==> flow/design.v <==
`timescale 1ns / 1ps
module ALU(
    input [7:0] A,
    input [7:0] B,
    output [7:0] Out0,
    output [7:0] Out1,
    output [7:0] Out2,
    output [7:0] Out3,
    output [7:0] Out4,
    output [7:0] Out5,
    output [7:0] Out6,
    output [7:0] Out7
    );
Adder 		M1	(.AAdder(A),	.BAdder(B),		.Out0Adder(Out0));
ShiftLeft 	M2	(.ASL(A),							.Out1SL(Out1));
ShiftRight 	M3	(.ASR(A),							.Out2SR(Out2));
And 			M4 (.AAnd(A), 		.BAnd(B),		.Out3And(Out3));
Or 			M5 (.AOr(A), 		.BOr(B), 		.Out4Or(Out4));
Xor 			M6 (.AXor(A), 		.BXor(B), 		.Out5Xor(Out5));
Nand 			M7 (.ANand(A), 	.BNand(B) ,		.Out6Nand(Out6));
Compare 		M8 (.ACompare(A),	.BCompare(B), 	.Out7Compare(Out7));
endmodule
module Adder( input [7:0] AAdder,
    input [7:0] BAdder,
	 output reg [7:0] Out0Adder);
	 always @ (*) begin
	 Out0Adder <= AAdder + BAdder;
	 end
endmodule
module ShiftLeft( input [7:0] ASL,
	 output reg [7:0] Out1SL);
	 	 always @ (*) begin
	 Out1SL <= ASL<<1;
	 end
endmodule
module ShiftRight ( input [7:0] ASR,
	 output reg [7:0] Out2SR);
	 	 always @ (*) begin
	 Out2SR <= ASR>>1;
	 end
endmodule	 
module And ( input [7:0] AAnd,  input [7:0] BAnd,
	 output reg [7:0] Out3And);
	 	 always @ (*) begin
	 Out3And <= AAnd&BAnd;
	 end
endmodule	 
module Or ( input [7:0] AOr,  input [7:0] BOr,
	 output reg [7:0] Out4Or);
	 	 always @ (*) begin
	 Out4Or <= AOr|BOr;
	 end
endmodule	
module Xor ( input [7:0] AXor,  input [7:0] BXor,
	 output reg [7:0] Out5Xor);
	 	 always @ (*) begin
	 Out5Xor <= AXor^BXor;
	 end
endmodule	
module Nand ( input [7:0] ANand,  input [7:0] BNand,
	 output reg [7:0] Out6Nand);
	 	 always @ (*) begin
	 Out6Nand <= ~(ANand&BNand);
	 end
endmodule	
module Compare ( input [7:0] ACompare,  input [7:0] BCompare,
	 output reg [7:0] Out7Compare);
	 	 always @ (*) begin
	if(ACompare >= BCompare) begin
	Out7Compare <= 255;
	end
	else begin
	Out7Compare<= 0;
	end
	end
endmodule	
`timescale 1ns / 1ps
module BusSplit(
    input [11:0] K,
    output [7:0] G,
    output [3:0] T
    );
	 assign G [7:0] = K [7:0];
	 assign T[3:0] = K [11:8];
endmodule
`timescale 1ns / 1ps
module InstructionDecoder(
    input [3:0] instruction,
    output reg Clear,
    output reg  EnableA,
    output reg EnableB,
    output reg EnableOut,
    output reg S0,
    output reg S1,
    output reg S2,
    output reg S3
    );
always@(*) begin
	if (instruction == 0 ) begin
		Clear <= 1;
		EnableA <= 1;
		EnableB <=1;
		EnableOut <= 1;
		S0 <= 1'bx;
		S1 <= 1'bx;
		S2 <= 1'bx;
		S3 <= 1'bx;
	end
	else if (instruction == 1 ) begin
		Clear <= 0;
		EnableA <= 1;
		EnableB <=0;
		EnableOut <= 0;
		S0 <= 1'bx;
		S1 <= 1'bx;
		S2 <= 1'bx;
		S3 <= 1'bx;
		end
		else if (instruction == 2 ) begin
		Clear <= 0;
		EnableA <= 0;
		EnableB <=1;
		EnableOut <= 0;
		S0 <= 0;
		S1 <= 1'bx;
		S2 <= 1'bx;
		S3 <= 1'bx;
		end
		else if (instruction == 3) begin
		Clear <= 0;
		EnableA <= 0;
		EnableB <=1;
		EnableOut <= 0;
		S0 <= 1;
		S1 <= 1'bx;
		S2 <= 1'bx;
		S3 <= 1'bx;
		end
			else if (instruction == 4 ) begin
		Clear <= 0;
		EnableA <= 0;
		EnableB <=0;
		EnableOut <= 1;
		S0 <= 1'bx;
		S1 <= 0;
		S2 <= 0;
		S3 <= 0;
		end
			else if (instruction == 5 ) begin
		Clear <= 0;
		EnableA <= 0;
		EnableB <=0;
		EnableOut <= 1;
		S0 <= 1'bx;
		S1 <= 0;
		S2 <= 0;
		S3 <= 1;
		end
			else if (instruction == 6 ) begin
		Clear <= 0;
		EnableA <= 0;
		EnableB <=0;
		EnableOut <= 1;
		S0 <= 1'bx;
		S1 <= 0;
		S2 <= 1;
		S3 <= 0;
		end
			else if (instruction == 7 ) begin
		Clear <= 0;
		EnableA <= 0;
		EnableB <=0;
		EnableOut <= 1;
		S0 <= 1'bx;
		S1 <= 0;
		S2 <= 1;
		S3 <= 1;
		end
			else if (instruction == 8 ) begin
		Clear <= 0;
		EnableA <= 0;
		EnableB <=0;
		EnableOut <= 1;
		S0 <= 1'bx;
		S1 <= 1;
		S2 <= 0;
		S3 <= 0;
		end
			else if (instruction == 9 ) begin
		Clear <= 0;
		EnableA <= 0;
		EnableB <=0;
		EnableOut <= 1;
		S0 <= 1'bx;
		S1 <= 1;
		S2 <= 0;
		S3 <= 1;
		end
			else if (instruction == 10 ) begin
		Clear <= 0;
		EnableA <= 0;
		EnableB <=0;
		EnableOut <= 1;
		S0 <= 1'bx;
		S1 <= 1;
		S2 <= 1;
		S3 <= 0;
		end
				else if (instruction == 11 ) begin
		Clear <= 0;
		EnableA <= 0;
		EnableB <=0;
		EnableOut <= 1;
		S0 <= 1'bx;
		S1 <= 1;
		S2 <= 1;
		S3 <= 1;
		end
		else begin
			Clear <= 0;
		EnableA <= 0;
		EnableB <=0;
		EnableOut <= 0;
		S0 <= 1'bx;
		S1 <= 1'bx;
		S2 <=1'bx;
		S3 <= 1'bx;
		end
	end
	endmodule
`timescale 1ns / 1ps
module Mux2x1(
    input [7:0] muhsin,
    input [7:0] adithya,
    input ss,
    output reg [7:0] outsmall
    );
 always @ (*) begin
	 case ( ss )
0 : outsmall <= muhsin;
1 : outsmall <= adithya;
endcase
end
endmodule
`timescale 1ns / 1ps
module Mux8x1(
    input [7:0] a,
    input [7:0] b,
    input [7:0] c,
    input [7:0] d,
    input [7:0] e,
    input [7:0] f,
    input [7:0] g,
    input [7:0] h,
    input Select0,
    input Select1,
    input Select2,
    output reg [7:0]  OutMux
    );
	 always @ (*) begin
	 case ( {Select2,Select1,Select0} )
0 : OutMux <= a;
1 : OutMux <= b;
2 : OutMux <= c;
3 : OutMux <= d;
4 : OutMux <= e;
5 : OutMux <= f;
6 : OutMux <= g;
7 : OutMux <= h;
endcase
end
endmodule
`timescale 1ns / 1ps
module Registers(
    input [7:0] H,
    output reg [7:0] Hout,
    input Clr,
    input Enable,
    input Clock
    );
	 always @(posedge Clock) begin
	 if (Enable)
	 begin
	if(Clr) begin
		Hout <= 0;
		end
	else begin
		Hout <=H;
		end
	end
	end
endmodule
`timescale 1ns / 1ps
module TinyCPU(
    input [11:0] In,
    input Clk,
    output [7:0] Result,
	 output [7:0] RegA,
	 output [7:0] RegB
    );
wire [7:0] data;
wire [3:0] instructionwire ;
BusSplit F1 (.K(In),.G(data),.T(instructionwire));
wire Clearwire,EnableAwire,EnableBwire,EnableOutwire,S0wire,S1wire,S2wire,S3wire;
InstructionDecoder F2(.instruction(instructionwire),.Clear(Clearwire),.EnableA(EnableAwire),.EnableB(EnableBwire),.EnableOut(EnableOutwire),.S0(S0wire),.S1(S1wire),.S2(S2wire),.S3(S3wire));
wire mux2x1outwire;
wire [7:0]  RegisterBinwire;
wire [7:0]  RegisterOutoutwire;
Mux2x1 F3 (.muhsin(data),.adithya(RegisterOutoutwire),.ss(S0wire),.outsmall(RegisterBinwire));
wire [7:0]  RegisterAoutwire, RegisterBoutwire;
Registers F4 (.H(data),.Hout(RegisterAoutwire),.Clr(Clearwire),.Enable(EnableAwire),.Clock(Clk));
Registers F5 (.H(RegisterBinwire),.Hout(RegisterBoutwire),.Clr(Clearwire),.Enable(EnableBwire),.Clock(Clk));
wire [7:0]  ALUtoMux0,ALUtoMux1,ALUtoMux2,ALUtoMux3,ALUtoMux4,ALUtoMux5,ALUtoMux6,ALUtoMux7;
wire [7:0]  Mux8x1toRegOut;
ALU F6 (.A(RegisterAoutwire),.B(RegisterBoutwire),.Out0(ALUtoMux0),.Out1(ALUtoMux1), .Out2(ALUtoMux2), .Out3(ALUtoMux3),.Out4(ALUtoMux4),.Out5(ALUtoMux5), .Out6(ALUtoMux6),.Out7(ALUtoMux7) );
Mux8x1 F7 (.a(ALUtoMux0),.b(ALUtoMux1),.c(ALUtoMux2),.d(ALUtoMux3),.e(ALUtoMux4),.f(ALUtoMux5),.g(ALUtoMux6),.h(ALUtoMux7),.Select0(S1wire),.Select1(S2wire),.Select2(S3wire),.OutMux(Mux8x1toRegOut));
Registers F8 (.H(Mux8x1toRegOut),.Hout(RegisterOutoutwire),.Clr(Clearwire),.Enable(EnableOutwire),.Clock(Clk));
assign Result = RegisterOutoutwire;
assign RegA = RegisterAoutwire;
assign RegB = RegisterBoutwire;
endmodule
# Tool chain data of TinyCPU
# What the tools print for TinyCPU, step after step.
# Lines are those of the file above, counted from 1.
# Library cell names are shortened.
# A cell with n/a has no value.
[inputs]
top_module = "TinyCPU"
clock_port = "Clk"
library = "sky130hd"
pvt_corner = "tt_025C_1v80"

# After elaboration
# Yosys after proc, flatten, opt, wreduce and memory -nomap, before mapping. Memory bits, and registers merged into a memory's read port (data or address), are not among the register bits. Print and check cells are not counted. Equal cells are merged and count once.
[classes]
cmp = 1
shifts = 0
reduce_logical = 2
div_mod_pow = 0
multipliers = 0
n_addsub = 1
n_logic = 5
eq_ne = 18
muxes = 59
[ops]
columns = ["op", "n"]
rows = [
  ["case mux 8 bit (select 8 bit)", 1],
  ["2-to-1 mux 1 bit", 56],
  ["== test 4 x 3 -> 1 bit with constant B", 4],
  ["== test 4 bit with constant B", 4],
  ["case mux 8 bit (select 2 bit)", 1],
  ["== test 3 bit with constant B", 4],
  ["== test 4 x 2 -> 1 bit with constant B", 2],
  ["adder 8 bit", 1],
  ["greater-or-equal comparator 8 bit", 1],
  ["bitwise AND 8 bit", 1],
  ["bitwise OR 8 bit", 1],
  ["bitwise XOR 8 bit", 1],
  ["NOT 8 bit", 1],
  ["2-to-1 mux 8 bit", 1],
  ["== test 3 x 2 -> 1 bit with constant B", 2],
  ["== test 4 x 1 -> 1 bit with constant B", 1],
  ["logical NOT 4 bit", 1],
  ["== test 3 x 1 -> 1 bit with constant B", 1],
  ["logical NOT 3 bit", 1],
  ["NOT 1 bit", 1],
]
[word_totals]
ram_bits = 0
clocked_rd_ports_x_width = 0
reg_bits = 24
mem_bits_ro = 0
output_inout_bits = 24
word_cells = 89
latchBits = 0
memories = 0

# Longest topological paths
# Longest topological path by Yosys (ltp), each cell counted once; first at word level (registers and memories cut), then after technology mapping (sequential cells cut; the memories' decode and read muxes count).
[logic_depth]
word_depth = 15
abc_area = 0
depth_mapped = 8

# Netlist
# The flow's flattened synthesis, as Yosys stat reports it; memories are mapped. The netlist is that of the ABC_AREA named above (0 if unset); the other value can give another one.
# Totals and module areas in this step are rounded.
[types]
columns = ["type", "n", "area_total_um2"]
rows = [
  ["edfxtp_1", 24, 720.691],
  ["ha_1", 27, 337.824],
  ["nand2_1", 32, 120.115],
  ["inv_1", 24, 90.086],
  ["nor2b_1", 14, 87.584],
  ["a21oi_1", 14, 70.067],
  ["mux2i_1", 7, 70.067],
  ["o21ai_1", 12, 60.058],
  ["o21ai_0", 10, 50.048],
  ["o22ai_1", 5, 31.28],
  ["a22oi_1", 4, 30.029],
  ["o211ai_1", 4, 30.029],
  ["nand2b_1", 4, 25.024],
  ["a21o_1", 3, 22.522],
  ["mux4_2", 1, 22.522],
  ["buf_2", 4, 20.019],
  ["fa_1", 1, 20.019],
  ["a31oi_1", 3, 18.768],
]
# Other cell types: 26; their cells: 41.
[synth_totals]
stdcells = 234
area_um2 = 2100
buf_cells = 9
ff_cells = 24
# By module: a second synthesis without flattening, with its own total; a netlist apart from the flattened one above.
[hier_totals]
cells_unflattened = 245
hier_area_um2 = 2640
# Rows give one instance, submodules left out.
[modules]
columns = ["mod", "n_inst", "mod_seq_area_um2", "mod_area_um2", "cells"]
rows = [
  ["Registers", 3, 240, 290, 16],
  ["Mux8x1", 1, 0.0, 568, 39],
  ["Adder", 1, 0.0, 332, 42],
  ["Compare", 1, 0.0, 250, 32],
  ["Mux2x1", 1, 0.0, 131, 9],
  ["BusSplit", 1, 0.0, 90.1, 12],
  ["InstructionDecoder", 1, 0.0, 73.8, 13],
  ["Xor", 1, 0.0, 70.1, 8],
  ["ShiftLeft", 1, 0.0, 63.8, 9],
  ["ShiftRight", 1, 0.0, 63.8, 9],
  ["And", 1, 0.0, 50.0, 8],
  ["Or", 1, 0.0, 50.0, 8],
  ["Nand", 1, 0.0, 30.0, 8],
  ["ALU", 1, 0.0, 0.0, 0],
  ["TinyCPU", 1, 0.0, 0.0, 0],
]

# Path before layout
# Source: OpenSTA report_checks on the synthesized netlist (no wires, ideal clock, input and output delay 20% of the period each), path of least setup slack; recovery checks are left aside. Register names are those of the netlist, which keeps one name where synthesis merged equal registers.
[synth_path]
path_type = "register -> register"
from = "register F4.Hout[4]"
to = "register F8.Hout[7]"
path_stages = 8
setup_time_ns = 0.158
path_slack_ns = 0.214
path_delay_ns = 2.116
clock_period_ns = 2.33
required_time_ns = 2.172
arrival_ns = 1.958
synth_period_reached_ns = 2.116
# "path_delay_ns" = arrival - input delay + setup time.
# "path_stages": output pins that drive a net of the path, with the launching flip-flop's if there is one; two outputs of one cell count as two.
# "synth_period_reached_ns" is the clock period less the worst setup slack; recovery checks do not enter. This is arithmetic on one report: input and output delays are still those of the set period (20% each).
# The rows between start and end are the longest chain of elaborated cells between them; the timing report does not say that the signal goes this way. Where chains are equally long, one stands for them.
# A line is the first line of the expression or statement that the cell stems from. Yosys adds cells for indexed reads and writes and turns some case tables into memories.
[synth_between]
cell_sequence = "edfxtp_1 -> inv_1 -> ha_1 -> and2_4 -> a221oi_2 -> a21oi_2 -> or4b_1 -> o211ai_1"
elab_chain_len = 3
[synth_lines]
columns = ["element", "line_no", "text"]
rows = [
  ["from (decl)", 276, "output reg [7:0] Hout,"],
  ["from (assign)", 285, "Hout <= 0;"],
  ["from (assign)", 288, "Hout <=H;"],
  ["greater-or-equal comparator 8 bit", 69, "if(ACompare >= BCompare) begin"],
  ["2-to-1 mux 8 bit", 69, ""],
  ["case mux 8 bit (select 8 bit)", 261, "case ( {Select2,Select1,Select0} )"],
  ["to (assign)", 285, ""],
  ["to (assign)", 288, ""],
  ["to (decl)", 276, ""],
]

# Timing after layout
# From the final timing report of run 1: the path of least setup slack in the routed layout; clock arrival at registers is part of the times.
[layout_path]
path_type = "register -> register"
from = "register F5.Hout[0]"
to = "register F8.Hout[5]"
setup_time_ns = 0.18
required_time_ns = 2.38
arrival_ns = 2.35
path_slack_ns = 0.02
path_stages = 10
clock_period_ns = 2.3
# The rows between start and end are the longest chain of elaborated cells between them; the timing report does not say that the signal goes this way. Where chains are equally long, one stands for them.
[layout_between]
cell_sequence = "edfxtp_1 -> buf_4 -> ha_1 -> a211oi_2 -> a2111oi_2 -> buf_4 -> o211ai_1 -> nand2_2 -> buf_4 -> a31oi_1"
elab_chain_len = 3
[layout_lines]
columns = ["element", "line_no", "text"]
rows = [
  ["from (decl)", 276, "output reg [7:0] Hout,"],
  ["from (assign)", 285, "Hout <= 0;"],
  ["from (assign)", 288, "Hout <=H;"],
  ["greater-or-equal comparator 8 bit", 69, "if(ACompare >= BCompare) begin"],
  ["2-to-1 mux 8 bit", 69, ""],
  ["case mux 8 bit (select 8 bit)", 261, "case ( {Select2,Select1,Select0} )"],
  ["to (assign)", 285, ""],
  ["to (assign)", 288, ""],
  ["to (decl)", 276, ""],
]

# Module TinyCPU, platform sky130hd: 2 stored runs of the flow (Yosys, OpenROAD) with differing settings, in no particular order. Input and output delays are each 20% of the period that was set; the output load is 0.01 pF.
# By "clock_period_reached_ns" is meant the clock period of the run minus its worst setup slack. This is arithmetic on one report: input and output delays are still those of the set period (20% each).
# By "worst_path_time_ns" is meant the share of the clock period that the worst setup path is allowed (20% is reserved at inputs, 20% at outputs), minus its slack. Clock arrival times at its registers enter into it.
# "power_mw" is the tool's figure for a default switching activity; nothing was simulated.
# Values from the reports are rounded here.

[[run]]
name = "run 1"
[run.settings]
period_ns = 2.3
SETUP_SLACK_MARGIN = -0.1
CAP_MARGIN = 20
CORE_MARGIN = 2
CORE_UTILIZATION = 40
SLEW_MARGIN = 20
[run.results]
final_util_frac = 0.614
worst_path_time_ns = 2.28
critical_path_type = "register -> register"
setupTns_ns = 0.000
die_footprint_um2 = 5840
synth_chip_area_um2 = 2100
power_mw = 1.32
layout_stdcell_area_um2 = 3110
clock_period_reached_ns = 2.275
ws_setup_ns = 0.025
ws_hold_ns = 0.592

[[run]]
name = "run 2"
[run.settings]
period_ns = 2.24
CORE_UTILIZATION = 67
SETUP_SLACK_MARGIN = 0.1
PLACE_DENSITY = 0.42
CELL_PAD_IN_SITES_GLOBAL_PLACEMENT = 1
GPL_TIMING_DRIVEN = 0
CTS_CLUSTER_SIZE = 48
CTS_CLUSTER_DIAMETER = 194
MIN_ROUTING_LAYER = "met1"
CAP_MARGIN = 20
CORE_MARGIN = 2
SLEW_MARGIN = 20
[run.results]
outcome = "not finished: placement ended with error GPL-0301"
